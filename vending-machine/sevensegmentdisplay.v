==> flow/design.v <==
`timescale 1ns / 1ps
module sevensegmentdisplay(
	input clock,
	input [3:0]printnumber,
	output reg[6:0]sevensegment
    );
always @(posedge clock) begin
	case (printnumber)
	 4'b0000: sevensegment = 7'b0111111;  
    4'b0001: sevensegment = 7'b0000110;  
    4'b0010: sevensegment = 7'b1011011;  
    4'b0011: sevensegment = 7'b1001111;  
    4'b0100: sevensegment = 7'b1100110;  
    4'b0101: sevensegment = 7'b1101101;  
    4'b0110: sevensegment = 7'b1111101;  
    4'b0111: sevensegment = 7'b0000111;  
    4'b1000: sevensegment = 7'b1111111;  
    4'b1001: sevensegment = 7'b1100111;  
    4'b1010: sevensegment = 7'b1110111;  
    4'b1011: sevensegment = 7'b1111100;  
    4'b1100: sevensegment = 7'b0111001;  
    4'b1101: sevensegment = 7'b1011110;  
    4'b1110: sevensegment = 7'b1111001;  
    4'b1111: sevensegment = 7'b1110001;  
    default: sevensegment = 7'b0000000;  
	endcase
end
endmodule
# Step by step through the tools: sevensegmentdisplay
# The steps from the RTL of sevensegmentdisplay to its reports follow in flow order.
# Lines are those of the file above, counted from 1.
# Cell names lack the library's common part.
# A cell with n/a has no value.
dict set report design {
  design {sevensegmentdisplay}
  clk_port {clock}
  lib {sky130hd}
  pvt_corner {tt_025C_1v80}
}

# Elaborated design
# Counts by Yosys on the flattened word-level netlist (proc, flatten, opt, wreduce; memories kept). Register bits leave out memories and registers merged into their read ports (data or address); mux counts leave out enables and synchronous resets folded into registers. Print and check cells are left out. Cells with the same type and inputs are merged into one.
# Memory sizes are those after Yosys's memory passes, which may raise the word count (mostly to a power of two), join words into wider ones and drop unused or constant bits.
dict set report word_totals {
  register_bits 0
  romBits 112
  clocked_rd_ports_x_width 7
  n_memories 1
  in_bits 5
  out_inout_bits 7
  elab_cells 1
}
# name size word_bits read_ports wr line
set memory_table {}
lappend memory_table {{(no name shown)} 16 7 1 0 8} ;# case (printnumber)

# Longest topological paths
# Longest topological path by Yosys (ltp), each cell counted once; first at word level (registers and memories cut), then after technology mapping (sequential cells cut; the memories' decode and read muxes count).
dict set report depth {
  ltp_word 0
  ABC_AREA 0
  depth_mapped 5
  depth_no_buf 5
}

# Synthesis result
# The flow's flattened synthesis, as Yosys stat reports it; memories are mapped. The netlist is that of the ABC_AREA named above (0 if unset); the other value can give another one.
dict set report mapped {
  cell_count 48
  mapped_area_um2 437.9
  seqArea_um2 140.1
  flip_flops 7
  buf_cells 3
}
# cell count type_area_um2
set types {}
lappend types {dfxtp_1 7 140.134}
lappend types {ha_1 7 87.584}
lappend types {a21oi_1 6 30.029}
lappend types {buf_6 2 22.522}
lappend types {inv_1 6 22.522}
lappend types {nor3_1 3 15.014}
lappend types {o21ai_0 3 15.014}
lappend types {nand2b_4 1 13.763}
lappend types {nor2b_4 1 13.763}
lappend types {a211oi_2 1 12.512}
lappend types {a31oi_1 2 12.512}
lappend types {nand2_1 3 11.261}
lappend types {mux2i_1 1 10.01}
lappend types {a211oi_1 1 7.507}
lappend types {a21o_1 1 7.507}
lappend types {nor3b_1 1 7.507}
lappend types {buf_2 1 5.005}
lappend types {nor2_1 1 3.754}

# Path before layout
# Path of least setup slack by OpenSTA after synthesis, without wires, with an ideal clock, recovery checks aside; 20% of the period is set as input and as output delay. Where synthesis merged equal registers, the netlist keeps one of their names.
dict set report synth_path {
  path_kind {input port to flip-flop}
  from {input port printnumber[1]}
  to {register sevensegment[3]}
  period_ns 1.71
  in_delay_ns 0.342
  setup_time_ns 0.120
  t_first_pin_ns 0.342
  t_arrival_ns 0.970
  required_ns 1.590
  slack_ns 0.619
  delay_ns 0.748
  driving_pins 5
  n_path_buf 0
  synth_period_reached_ns 1.091
}
# "delay_ns" is the arrival time less input delay plus setup time.
# "driving_pins" counts driving pins, that of a launching flip-flop among them; a cell with two outputs on the path counts twice.
# "synth_period_reached_ns" is the clock period less the worst setup slack; recovery checks do not enter. This is arithmetic on one report: input and output delays are still those of the set period (20% each).
# A register here has more assigning lines than the two given.
dict set report synth_via {
  cell_sequence {inv_1 > ha_1 > nand2b_4 > a211oi_2 > a21oi_1}
}
# item line
set synth_rtl {}
lappend synth_rtl {{from (decl)} 4} ;# input [3:0]printnumber,
lappend synth_rtl {{to (assign)} 9} ;# 4'b0000: sevensegment = 7'b0111111;
lappend synth_rtl {{to (assign)} 10} ;# 4'b0001: sevensegment = 7'b0000110;
lappend synth_rtl {{to (decl)} 5} ;# output reg[6:0]sevensegment
# Chain of elaborated cells between the ends: none given.

# sevensegmentdisplay on sky130hd: 2 stored runs with different settings, listed in no order. Input and output delays are each 20% of the period that was set; the output load is 0.01 pF.
run="run A" settings period_ns=0.765 CORE_UTILIZATION=68 PLACE_DENSITY_LB_ADDON=0.26 CELL_PAD_IN_SITES_GLOBAL_PLACEMENT=1 TNS_END_PERCENT=10 GPL_TIMING_DRIVEN=0 MIN_ROUTING_LAYER="met1" CAP_MARGIN=20 CORE_MARGIN=2 SLEW_MARGIN=20
run="run A" outcome="unfinished; error PDN-0185 in floorplanning"
run="run B" settings period_ns=0.663 CORE_UTILIZATION=56 SETUP_SLACK_MARGIN=0.07 CORE_MARGIN=6 CELL_PAD_IN_SITES_GLOBAL_PLACEMENT=1 CELL_PAD_IN_SITES_DETAIL_PLACEMENT=2 GPL_ROUTABILITY_DRIVEN=1 CAP_MARGIN=10 SLEW_MARGIN=20
run="run B" outcome="unfinished; error PDN-0185 in floorplanning"
